==> flow/design.v <==
module D_FF(D, clk, rst, Q, Qbar);
	input D, clk, rst;
	output reg Q = 0, Qbar = 1;
	always @(posedge clk, posedge rst) begin
		if(rst == 1) begin
			Q <= 0;
			Qbar <= 1;
		end
		else begin
			Q <= D;
			Qbar <= ~D;
		end
	end
endmodule
module PAT(clk, reset, data, flag);
	input clk, reset, data;
	output reg flag;
	wire AQ, AQbar, BQ, BQbar, CQ, CQbar, DQ, DQbar;
	always @(posedge clk, posedge reset) begin
		if(reset == 1) begin
			flag <= 0;
		end
		else begin
			flag <= AQbar & BQ & CQ & DQ & data;
		end
	end
	D_FF A( 
		(BQ & CQ & DQ) | (AQ & BQbar & CQbar & DQbar & data),
		clk, reset, AQ, AQbar
	);
	D_FF B( 
		(AQbar & BQbar & CQ & DQ & data) | (AQbar & BQ & CQ & DQbar) | (BQ & DQbar & (~data)) | (BQ & CQbar & DQ & data) | (AQ & DQ & data), 
		clk, reset, BQ, BQbar
	);
	D_FF C( 
		(BQbar & CQbar & DQ & data) | (AQbar & BQbar & CQ & DQbar & (~data)) | (AQbar & BQ & CQ & data) | (AQbar & BQ & DQ & data) | (AQ & DQ), 
		clk, reset, CQ, CQbar
	);
	D_FF D( 
		(AQbar & BQbar & (~data)) | (AQbar & BQ & CQ & DQbar) | (AQbar & BQ & CQbar & (~data)) | (AQ & DQbar & (~data)) | (AQ & DQ) | (AQ & BQbar), 
		clk, reset, DQ, DQbar
	);
endmodule
From RTL to reports: PAT
The steps from the RTL of PAT to its reports follow in flow order.
Line numbers count from 1 in the design file above.
Cell names lack the library's common part.
{ "inputs": {"top": "PAT", "clk_port": "clk", "cell_library": "sky130hd", "pvt_corner": "tt_025C_1v80"} }

Word level
Yosys after proc, flatten, opt, wreduce and memory -nomap, before mapping. Enables and synchronous resets that opt folds into registers are not counted as muxes. Memory bits, and registers merged into a memory's read port (data or address), are not among the register bits. Print and check cells are not counted. Equal cells are merged and count once.
{ "bits": {"ff_bits": 9, "inputBits": 3, "wordCells": 63} }
{ "op_classes": {"bitwise": 54} }
{ "op_table": {"columns": ["cell", "n"], "rows": [
  ["1-bit bitwise AND", 35],
  ["1-bit bitwise OR", 14],
  ["1-bit NOT", 5]
]} }

Longest topological paths
Depth = most cells in a row (Yosys ltp): at word level without a register or memory, in the mapped netlist without a sequential cell, where the memories' decode and read muxes count.
{ "depth": {"ltp_word": 9, "ABC_AREA": 0, "mapped_depth": 4} }

After synthesis
Yosys stat after the flow's synthesis: flattened, memories mapped to cells. It holds for the ABC_AREA given above (unset counts as 0); a run with the other value may have another netlist.
{ "synth_totals": {"stdcells": 38, "flip_flops": 9, "buffers": 1, "synth_area_um2": 417.9} }
{ "by_type": {"columns": ["cell", "n", "type_area_um2"], "rows": [
  ["dfrtp_1", 5, 125.12],
  ["dfstp_2", 4, 105.101],
  ["nand2_1", 6, 22.522],
  ["nand3_1", 3, 15.014],
  ["a22oi_2", 1, 12.512],
  ["a21boi_2", 1, 11.261],
  ["buf_6", 1, 11.261],
  ["o221a_1", 1, 11.261],
  ["a21oi_1", 2, 10.01],
  ["a221o_1", 1, 10.01],
  ["o21ai_0", 2, 10.01],
  ["a221oi_1", 1, 8.758],
  ["a22o_1", 1, 8.758],
  ["a31o_2", 1, 8.758],
  ["o221ai_1", 1, 8.758],
  ["a21o_1", 1, 7.507],
  ["inv_1", 2, 7.507],
  ["nand3b_1", 1, 7.507]
]} }
Not listed: further types 3, cells in them 3.
By module: a second synthesis without flattening, with its own total; a netlist apart from the flattened one above.
{ "unflattened": {"cells_unflattened": 41, "area_unflattened_um2": 395.4} }
Each row is one instance without its submodules.
{ "by_module": {"columns": ["module", "n_cells", "n_inst", "mod_seq_area_um2", "area_um2"], "rows": [
  ["D_FF", 4, 4, 51.3, 58.8],
  ["PAT", 25, 1, 25.0, 160.2]
]} }

Path before layout
OpenSTA on the mapped netlist: ideal clock, no wires. The path of least setup slack (recovery checks aside). Input and output delay are each 20% of the period. Register names are those of the netlist, which keeps one name where synthesis merged equal registers.
{ "synth_path": {"kind": "reg2reg", "from": "register B.Q", "to": "register C.Q", "path_slack_ns": -0.043, "t_arrival_ns": 0.977, "t_first_pin_ns": 0.000, "path_stages": 4, "setup_ns": 0.126, "tclk_ns": 1.06, "path_delay_ns": 1.103, "synth_period_reached_ns": 1.103} }
"path_delay_ns" = arrival - input delay + setup time.
"path_stages" counts driving pins, that of a launching flip-flop among them; a cell with two outputs on the path counts twice.
"synth_period_reached_ns" is the clock period less the worst setup slack; recovery checks do not enter. This is arithmetic on one report: input and output delays are still those of the set period (20% each).
The rows between start and end are the longest chain of elaborated cells between them; the timing report does not say that the signal goes this way. Where chains are equally long, one stands for them.
Each line given opens the expression or statement behind the cell; cells for indexed reads and writes are added by Yosys, which also makes memories of some case tables.
{ "synth_via": {"path_cell_list": "dfrtp_1 buf_6 a22o_1 a221o_1", "elab_chain_cells": 6, "cells_between": 8, "cone_classes": "8 x logic"} }
{ "synth_rtl": {"columns": ["element", "line_no", "text"], "rows": [
  ["start, declared", 3, "output reg Q = 0, Qbar = 1;"],
  ["start, assigned", 6, "Q <= 0;"],
  ["start, assigned", 10, "Q <= D;"],
  ["1-bit bitwise AND (3 in a row)", 36, "(BQbar & CQbar & DQ & data) | (AQbar & BQbar & CQ & DQbar & (~data)) | (AQbar & BQ & CQ & data) | (AQbar & BQ ..."],
  ["1-bit bitwise OR (3 in a row)", 36, null],
  ["end, assigned", 6, null],
  ["end, assigned", 10, null],
  ["end, declared", 3, null]
]} }

Path in the finished layout
From the final timing report of run A: the path of least setup slack in the routed layout; clock arrival at registers is part of the times.
{ "layout_path": {"kind": "reg2out", "from": "register flag", "to": "output port flag", "path_slack_ns": 0.15, "t_arrival_ns": 0.90, "t_first_pin_ns": 0.27, "path_stages": 2, "tclk_ns": 1.31} }
{ "layout_via": {"path_cell_list": "dfrtp_1 dlygate4sd2_1", "elab_chain_cells": 0, "cells_between": 0, "cone_lines": 0} }
{ "layout_rtl": {"columns": ["element", "line_no", "text"], "rows": [
  ["start, declared", 17, "output reg flag;"],
  ["start, assigned", 21, "flag <= 0;"],
  ["start, assigned", 24, "flag <= AQbar & BQ & CQ & DQ & data;"],
  ["end, declared", 17, null]
]} }

Subject: PAT on sky130hd, stored results

Hello all,

Flow measurements of PAT on sky130hd: 2 stored runs with different settings, listed in no order. Input and output delays are each 20% of the period that was set; the output load is 0.01 pF.
"clock period reached" = clock period - worst setup slack. The figure is calculated, with input and output delays left at 20% of the set period.
By "time of the worst setup path" is meant the share of the clock period that the worst setup path is allowed (20% is reserved at inputs, 20% at outputs), minus its slack. Clock arrival times at its registers enter into it.
"total power of the final layout" is the tool's figure for a default switching activity; nothing was simulated.

==> run A: settings <==
{ "period_ns": 1.31, "CORE_UTILIZATION": 15, "CAP_MARGIN": 20, "CORE_MARGIN": 2, "SLEW_MARGIN": 20 }
==> run A: results <==
chip area in the Yosys report: 417.9 µm²
total die area: 3224.0 µm²
standard-cell area after layout: 523.0 µm²
utilization of the finished layout: 0.193
worst setup slack after layout: 0.147 ns
sum of negative setup slack: 0.000 ns
total power of the final layout: 0.0009819 W
clock period reached: 1.163 ns
time of the worst setup path: 0.90 ns
critical path kind: reg2out

==> run B: settings <==
{ "period_ns": 1.95, "CORE_UTILIZATION": 19, "SETUP_SLACK_MARGIN": -0.07, "PLACE_DENSITY_LB_ADDON": 0.1, "HOLD_SLACK_MARGIN": -0.0, "CORE_MARGIN": 2, "CELL_PAD_IN_SITES_DETAIL_PLACEMENT": 1, "TNS_END_PERCENT": 70, "CAP_MARGIN": 10, "SLEW_MARGIN": 25 }
==> run B: results <==
chip area in the Yosys report: 417.9 µm²
total die area: 2590.8 µm²
standard-cell area after layout: 496.7 µm²
utilization of the finished layout: 0.246
worst setup slack after layout: 0.445 ns
sum of negative setup slack: 0.000 ns
total power of the final layout: 0.0006664 W
clock period reached: 1.505 ns
time of the worst setup path: 1.11 ns
critical path kind: reg2out

Thanks
